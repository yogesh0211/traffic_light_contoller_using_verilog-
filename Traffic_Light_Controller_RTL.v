==> flow/design.v <==
`timescale 1ns / 1ps
module Traffic_Light_Controller_RTL(
    input clk,rst,
    output reg [2:0]light_M1,
    output reg [2:0]light_S,
    output reg [2:0]light_MT,
    output reg [2:0]light_M2
    );
    parameter  S1=0, S2=1, S3 =2, S4=3, S5=4,S6=5;
    reg [3:0]count;
    reg[2:0] ps;
    parameter  sec7=7,sec5=5,sec2=2,sec3=3;
    always@(posedge clk or posedge rst)
        begin
        if(rst==1)
        begin
        ps<=S1;
        count<=0;
        end
        else
            case(ps)
                S1: if(count<sec7)
                        begin
                        ps<=S1;
                        count<=count+1;
                        end
                    else
                        begin
                        ps<=S2;
                        count<=0;
                        end
                S2: if(count<sec2)
                        begin
                        ps<=S2;
                        count<=count+1;
                        end
                    else
                        begin
                        ps<=S3;
                        count<=0;
                        end
                S3: if(count<sec5)
                        begin
                        ps<=S3;
                        count<=count+1;
                        end
                    else
                        begin
                        ps<=S4;
                        count<=0;
                        end
                S4:if(count<sec2)
                        begin
                        ps<=S4;
                        count<=count+1;
                        end
                    else
                        begin
                        ps<=S5;
                        count<=0;
                        end
                S5:if(count<sec3)
                        begin
                        ps<=S5;
                        count<=count+1;
                        end
                    else
                        begin
                        ps<=S6;
                        count<=0;
                        end
                S6:if(count<sec2)
                        begin
                        ps<=S6;
                        count<=count+1;
                        end
                    else
                        begin
                        ps<=S1;
                        count<=0;
                        end
                default: ps<=S1;
                endcase
            end   
            always@(ps)    
            begin
                case(ps)
                    S1:
                    begin
                       light_M1<=3'b001;
                       light_M2<=3'b001;
                       light_MT<=3'b100;
                       light_S<=3'b100;
                    end
                    S2:
                    begin 
                       light_M1<=3'b001;
                       light_M2<=3'b010;
                       light_MT<=3'b100;
                       light_S<=3'b100;
                    end
                    S3:
                    begin
                       light_M1<=3'b001;
                       light_M2<=3'b100;
                       light_MT<=3'b001;
                       light_S<=3'b100;
                    end
                    S4:
                    begin
                       light_M1<=3'b010;
                       light_M2<=3'b100;
                       light_MT<=3'b010;
                       light_S<=3'b100;
                    end
                    S5:
                    begin
                       light_M1<=3'b100;
                       light_M2<=3'b100;
                       light_MT<=3'b100;
                       light_S<=3'b001;
                    end
                    S6:
                    begin 
                       light_M1<=3'b100;
                       light_M2<=3'b100;
                       light_MT<=3'b100;
                       light_S<=3'b010;
                    end
                    default:
                    begin 
                       light_M1<=3'b000;
                       light_M2<=3'b000;
                       light_MT<=3'b000;
                       light_S<=3'b000;
                    end
                    endcase
            end                
endmodule
From RTL to reports: Traffic_Light_Controller_RTL
Tool output for the design above, in the order of the flow.
Lines are those of the file above, counted from 1.
Operators: Yosys type, input widths -> output width; for muxes data width and select width s.
Cell names lack the library's common part.
{ "inputs": {"top": "Traffic_Light_Controller_RTL", "clock": "clk", "lib": "sky130hd", "pvt_corner": "tt_025C_1v80"} }

After elaboration
Source: Yosys, flattened and elaborated, memories not mapped. Widths are those after wreduce. Registers that Yosys merges into a memory's read port (data or address) are not register bits. Print and check cells do not count. Equal cells are merged and count once.
{ "bits": {"regBits": 7, "input_bits": 2, "output_inout_bits": 12, "word_cells": 36} }
{ "op_classes": {"add_sub_neg": 1, "compare": 4, "eq_ne": 5, "muxes": 16, "reduce_logical": 8} }
{ "op_table": {"columns": ["cell", "n"], "rows": [
  ["$pmux 3 s3", 4],
  ["$pmux 3 s6", 1],
  ["$pmux 4 s4", 1],
  ["$mux 4", 4],
  ["$reduce_or 4->1", 3],
  ["$lt 4x2->1 const B", 2],
  ["$lt 4x3->1 const B", 2],
  ["$eq 3x2->1 const B", 2],
  ["$eq 3x3->1 const B", 2],
  ["$reduce_or 3->1", 2],
  ["$reduce_bool 6->1", 1],
  ["$mux 3", 2],
  ["$add 4x1->4 const B", 1],
  ["$eq 3x1->1 const B", 1],
  ["$logic_not 3->1", 1],
  ["$mux 1", 3],
  ["$reduce_or 2->1", 1],
  ["$mux 2", 1]
]} }

Longest topological paths
Yosys ltp: most cells in a row. Word level: on the elaborated netlist, between registers, memories and ports. Mapped: between sequential cells and ports; inverters and the memories' decode and read muxes count.
{ "depth": {"depth_word": 3, "ABC_AREA": 0, "depth_mapped": 6, "ltp_nobuf": 6} }

Synthesis result
Yosys stat after the flow's synthesis: flattened, memories mapped to cells. It holds for the ABC_AREA given above (unset counts as 0); a run with the other value may have another netlist.
{ "mapped": {"stdcells": 77, "synth_area_um2": 673.1, "ffs": 10, "buffers": 10} }
{ "types": {"columns": ["cell_type", "n", "area_total_um2"], "rows": [
  ["dfrtp_1", 9, 225.216],
  ["dfstp_2", 1, 26.275],
  ["nor2_1", 7, 26.275],
  ["a21oi_1", 5, 25.024],
  ["ha_1", 2, 25.024],
  ["nor3_1", 5, 25.024],
  ["o31ai_2", 2, 25.024],
  ["buf_6", 2, 22.522],
  ["clkbuf_1", 6, 22.522],
  ["inv_1", 6, 22.522],
  ["or4_4", 2, 22.522],
  ["o21ai_0", 4, 20.019],
  ["nand2_1", 5, 18.768],
  ["clkbuf_8", 1, 13.763],
  ["nand2b_1", 2, 12.512],
  ["or3_1", 2, 12.512],
  ["nor2_4", 1, 11.261],
  ["dlygate4sd3_1", 1, 10.01]
]} }
Not listed: further types 14, cells in them 14.

Timing after synthesis
Source: OpenSTA report_checks on the synthesized netlist (no wires, ideal clock, input and output delay 20% of the period each), path of least setup slack; recovery checks are left aside. Register names are those of the netlist, which keeps one name where synthesis merged equal registers.
{ "synth_timing": {"kind": "reg-to-output", "from": "register ps", "to": "output light_MT[2]", "tclk_ns": 2.04, "output_delay_ns": 0.408, "t_first_pin_ns": 0.000, "arrival_time_ns": 1.143, "t_required_ns": 1.632, "slack_ns": 0.489, "path_delay_ns": 1.143, "path_stages": 3, "n_path_buf": 0, "synth_period_reached_ns": 1.551} }
"path_delay_ns" is the arrival time less input delay plus setup time.
At an output port there is no setup time.
"path_stages": output pins that drive a net of the path, with the launching flip-flop's if there is one; two outputs of one cell count as two.
"synth_period_reached_ns" is the clock period less the worst setup slack; recovery checks do not enter. This is arithmetic on one report: input and output delays are still those of the set period (20% each).
Where an end lacks its bit number, it is one bit of the signal, or one of the new flip-flops if synthesis recoded a state register.
The rows between start and end are the longest chain of elaborated cells between them; the timing report does not say that the signal goes this way. Where chains are equally long, one stands for them.
A line is the first line of the expression or statement that the cell stems from. Yosys adds cells for indexed reads and writes and turns some case tables into memories.
At most two assigning lines are given for a register; there are more.
{ "synth_between": {"cell_sequence": "dfrtp_1 or2_2 or3_1", "elab_chain_len": 3} }
{ "synth_rtl": {"columns": ["element", "line", "source"], "rows": [
  ["from (decl)", 11, "reg[2:0] ps;"],
  ["from (assign)", 17, "ps<=S1;"],
  ["from (assign)", 24, "ps<=S1;"],
  ["$eq 3x3->1", 87, "case(ps)"],
  ["$reduce_or 4->1", null, null],
  ["$pmux 3 s3", 87, null],
  ["to (decl)", 6, "output reg [2:0]light_MT,"]
]} }
Some nets on the timed path still bear RTL names; the line given drives or declares the net.
{ "synth_named_nets": {"columns": ["net", "line"], "rows": [
  ["light_M1[2]", 87]
]} }

Path in the finished layout
Path of least setup slack in the final report of run 1 (OpenROAD, finished layout, wires in). Where an end is a register, its clock arrival counts in the times.
{ "layout_timing": {"kind": "reg-to-output", "from": "register ps", "to": "output light_M2[2]", "tclk_ns": 1.34, "output_delay_ns": 0.27, "t_first_pin_ns": 0.28, "arrival_time_ns": 1.54, "t_required_ns": 1.07, "slack_ns": -0.47, "path_stages": 4, "n_path_buf": 2} }
Where an end lacks its bit number, it is one bit of the signal, or one of the new flip-flops if synthesis recoded a state register.
The rows between start and end are the longest chain of elaborated cells between them; the timing report does not say that the signal goes this way. Where chains are equally long, one stands for them.
At most two assigning lines are given for a register; there are more.
{ "layout_between": {"cell_sequence": "dfrtp_1 buf_6 or4_4 buf_6", "elab_chain_len": 3} }
{ "layout_rtl": {"columns": ["element", "line", "source"], "rows": [
  ["from (decl)", 11, "reg[2:0] ps;"],
  ["from (assign)", 17, "ps<=S1;"],
  ["from (assign)", 24, "ps<=S1;"],
  ["$eq 3x3->1", 87, "case(ps)"],
  ["$reduce_or 4->1", null, null],
  ["$pmux 3 s3", 87, null],
  ["to (decl)", 7, "output reg [2:0]light_M2"]
]} }

==> runs of Traffic_Light_Controller_RTL <==
Settings and measured results of 2 stored flow runs for module Traffic_Light_Controller_RTL (sky130hd), not sorted in any way. The constraints put input and output delay at 20% of the set period each and load the outputs with 0.01 pF.
By "achieved clock period (ns)" is meant the clock period of the run minus its worst setup slack. This is arithmetic on one report: input and output delays are still those of the set period (20% each).
"finish__power__total" is the tool's figure for a default switching activity; nothing was simulated.

settings of run 1
{
  "period_ns": 1.34,
  "CORE_UTILIZATION": 51,
  "SETUP_SLACK_MARGIN": -0.12,
  "PLACE_DENSITY": 0.79,
  "CORE_ASPECT_RATIO": 1.31,
  "CORE_MARGIN": 9,
  "CELL_PAD_IN_SITES_GLOBAL_PLACEMENT": 1,
  "ABC_AREA": 0,
  "GPL_TIMING_DRIVEN": 0,
  "SLEW_MARGIN": 20,
  "MIN_ROUTING_LAYER": "met2",
  "CAP_MARGIN": 20
}
report of run 1
yosys chip area after synthesis (um^2): 673.1
finish__design__die__area: 2963.5
finish__design__instance__area__stdcell: 1016.0
finish__timing__setup__ws: -0.469
finish__timing__setup__tns: -3.599
finish__timing__hold__ws: 0.291
finish__power__total: 6.020e-04
achieved clock period (ns): 1.809

settings of run 2
{
  "period_ns": 1.56,
  "CAP_MARGIN": 20,
  "CORE_MARGIN": 2,
  "CORE_UTILIZATION": 40,
  "SLEW_MARGIN": 20
}
report of run 2
yosys chip area after synthesis (um^2): 673.1
finish__design__die__area: 2026.8
finish__design__instance__area__stdcell: 996.0
finish__timing__setup__ws: -0.143
finish__timing__setup__tns: -0.529
finish__timing__hold__ws: 0.316
finish__power__total: 5.072e-04
achieved clock period (ns): 1.703
